==> flow/design.v <==
module counter (
    input logic clk, rst, wEN,
    input logic [7:0] in, 
    output logic [7:0] out, count
);
    initial count = 0;
    always_ff @(posedge clk, posedge rst) begin
        if (rst) begin
            count <= 0;
            out <= out;
        end else if (wEN) begin
            count <= count + 1;
            out <= in;
        end
    end
endmodule
### Tool chain data of counter

The steps from the RTL of counter to its reports follow in flow order.
Lines are those of the file above, counted from 1.
The mark - stands for no value.

| inputs | value |
|---|---|
| top | counter |
| clock port | clk |
| standard-cell library | sky130hd |
| library corner | tt_025C_1v80 |

### Elaborated design

Source: Yosys, flattened and elaborated, memories not mapped. Widths are those after wreduce. Registers that Yosys merges into a memory's read port (data or address) are not register bits. Print and check cells do not count. Equal cells are merged and count once.

| cells by class | value |
|---|---|
| bitwise gates (word level) | 1 |
| reduce/logical cells | 1 |
| add/sub/neg operators | 1 |

Operators by type and width:

| kind | count |
|---|---|
| adder 8 x 1 -> 8 bit (second input constant) | 1 |
| AND reduction 2 bit | 1 |
| inverter 1 bit | 1 |

| word-level totals | value |
|---|---|
| output and inout bits | 16 |
| word-level cells | 5 |
| input port bits | 11 |
| bits in registers | 16 |

### Depth

Longest topological path by Yosys (ltp), each cell counted once; first at word level (registers and memories cut), then after technology mapping (sequential cells cut; the memories' decode and read muxes count).

| depth | value |
|---|---|
| depth after elaboration | 2 |
| ABC_AREA | 0 |
| gate-level depth with buffers | 4 |
| mapped depth without buffers | 3 |

### After synthesis

Yosys stat after the flow's synthesis: flattened, memories mapped to cells. It holds for the ABC_AREA given above (unset counts as 0); a run with the other value may have another netlist.

Cell types:

| type | count | area in all (µm²) |
|---|---|---|
| sky130_fd_sc_hd__edfxtp_1 | 8 | 240.23 |
| sky130_fd_sc_hd__dfrtp_1 | 8 | 200.192 |
| sky130_fd_sc_hd__xnor2_1 | 4 | 35.034 |
| sky130_fd_sc_hd__xor2_1 | 3 | 26.275 |
| sky130_fd_sc_hd__nand4_4 | 1 | 21.27 |
| sky130_fd_sc_hd__ha_1 | 1 | 12.512 |
| sky130_fd_sc_hd__nand4_1 | 2 | 12.512 |
| sky130_fd_sc_hd__mux2_2 | 1 | 11.261 |
| sky130_fd_sc_hd__nand2_1 | 3 | 11.261 |
| sky130_fd_sc_hd__nor3_2 | 1 | 10.01 |
| sky130_fd_sc_hd__buf_4 | 1 | 7.507 |
| sky130_fd_sc_hd__and3_1 | 1 | 6.256 |
| sky130_fd_sc_hd__nor2b_1 | 1 | 6.256 |
| sky130_fd_sc_hd__inv_1 | 1 | 3.754 |
| sky130_fd_sc_hd__nor2_1 | 1 | 3.754 |

| mapped netlist | value |
|---|---|
| mapped area | 608.1 µm² |
| area of sequential cells | 440.4 µm² |
| buffers | 1 |
| mapped flip-flops | 16 |
| standard cells after synthesis | 37 |

### Timing after synthesis

Source: OpenSTA report_checks on the synthesized netlist (no wires, ideal clock, input and output delay 20% of the period each), path of least setup slack; recovery checks are left aside. Register names are those of the netlist, which keeps one name where synthesis merged equal registers.

| timing post-synthesis | value |
|---|---|
| kind | in2reg |
| start | in wEN |
| end | reg out[0] |
| arrival time | 818 ps |
| required time | 877 ps |
| external input delay | 250 ps |
| setup slack | 59 ps |
| time at the first pin | 250 ps |
| path delay | 941 ps |
| clock period | 1250 ps |
| driving pins on the path | 2 |
| buffers on the path | 1 |
| library setup time | 373 ps |
| period reached after synthesis | 1191 ps |

"path delay" = arrival - input delay + setup time.
"driving pins on the path" counts driving pins, that of a launching flip-flop among them; a cell with two outputs on the path counts twice.
"period reached after synthesis" = period - worst setup slack (recovery checks aside). The figure is calculated, with input and output delays left at 20% of the set period.
Between the ends stands the longest chain of elaborated cells between them, by number of cells; it is not shown to be the way that was timed. Of several equally long chains one is given.
A line is the first line of the expression or statement that the cell stems from. Yosys adds cells for indexed reads and writes and turns some case tables into memories.

| between the ends, post-synthesis | value |
|---|---|
| path through | sky130_fd_sc_hd__buf_4 -> sky130_fd_sc_hd__nor2b_1 |
| length of the longest elaborated chain | 1 |
| elaborated cells between the ends (all ways) | 1 |
| RTL lines with such cells | 0 |
| those cells by class | reduce/logical (1) |

RTL lines, path post-synthesis:

| element | line | text |
|---|---|---|
| from (decl) | 2 | `input logic clk, rst, wEN,` |
| AND reduction 2 bit | - |  |
| to (assign) | 10 | `out <= out;` |
| to (assign) | 13 | `out <= in;` |
| to (decl) | 4 | `output logic [7:0] out, count` |

### Worst path after layout

Path of least setup slack in the final report of run 2 (OpenROAD, finished layout, wires in). Where an end is a register, its clock arrival counts in the times.
The report prints the path's times to 10 ps; the period is as set.

| timing post-layout | value |
|---|---|
| kind | reg2out |
| start | reg count[2] |
| end | out count[2] |
| setup slack | 260 ps |
| output delay | 390 ps |
| time at the first pin | 270 ps |
| arrival time | 1310 ps |
| clock period | 1960 ps |
| required time | 1570 ps |
| buffers on the path | 1 |
| driving pins on the path | 2 |

| between the ends, post-layout | value |
|---|---|
| path through | sky130_fd_sc_hd__dfrtp_1 -> sky130_fd_sc_hd__clkdlybuf4s50_1 |
| length of the longest elaborated chain | 0 |
| elaborated cells between the ends (all ways) | 0 |
| RTL lines with such cells | 0 |

RTL lines, path post-layout:

| element | line | text |
|---|---|---|
| from (decl) | 4 | `output logic [7:0] out, count` |
| from (assign) | 9 | `count <= 0;` |
| from (assign) | 12 | `count <= count + 1;` |
| to (decl) | 4 |  |

Data sheet: physical implementation of counter

Design counter on sky130hd. What follows are 2 stored runs of the flow, each under its own settings; their order means nothing. The constraints put input and output delay at 20% of the set period each and load the outputs with 0.01 pF.
"achieved period" means the clock period less the worst setup slack. The figure is calculated, with input and output delays left at 20% of the set period.
By "critical path time" is meant the share of the clock period that the worst setup path is allowed (20% is reserved at inputs, 20% at outputs), minus its slack. Clock arrival times at its registers enter into it.
"overall power" is the tool's figure for a default switching activity; nothing was simulated.
"critical path time" is given in steps of 10 ps.
Settings: n/a = not set for that run.
Among the results, n/a means that no value is shown for the run.

| name | run 1 | run 2 |
|---|---|---|
| period_ns | 0.961 | 1.96 |
| CORE_UTILIZATION | 62 | 40 |
| SETUP_SLACK_MARGIN | -0.09 | n/a |
| PLACE_DENSITY_LB_ADDON | 0.1 | n/a |
| CELL_PAD_IN_SITES_GLOBAL_PLACEMENT | 3 | n/a |
| CELL_PAD_IN_SITES_DETAIL_PLACEMENT | 0 | n/a |
| ABC_AREA | 1 | n/a |
| CAP_MARGIN | 30 | 20 |
| MIN_ROUTING_LAYER | met2 | n/a |
| CORE_MARGIN | 2 | 2 |
| SLEW_MARGIN | 20 | 20 |
| die size (µm²) | n/a | 1848.1 |
| total negative setup slack (ps) | n/a | 0 |
| achieved period (ps) | n/a | 1704 |
| setup slack of the worst path (ps) | n/a | 256 |
| overall power (W) | n/a | 0.001068 |
| area of the synthesized netlist (µm²) | n/a | 608.1 |
| area of the standard cells in the finished layout (µm²) | n/a | 914.6 |
| critical path time (ps) | n/a | 1310 |
| critical path kind | n/a | reg2out |

Run 1: stopped before the end: placement reported FLW-0024
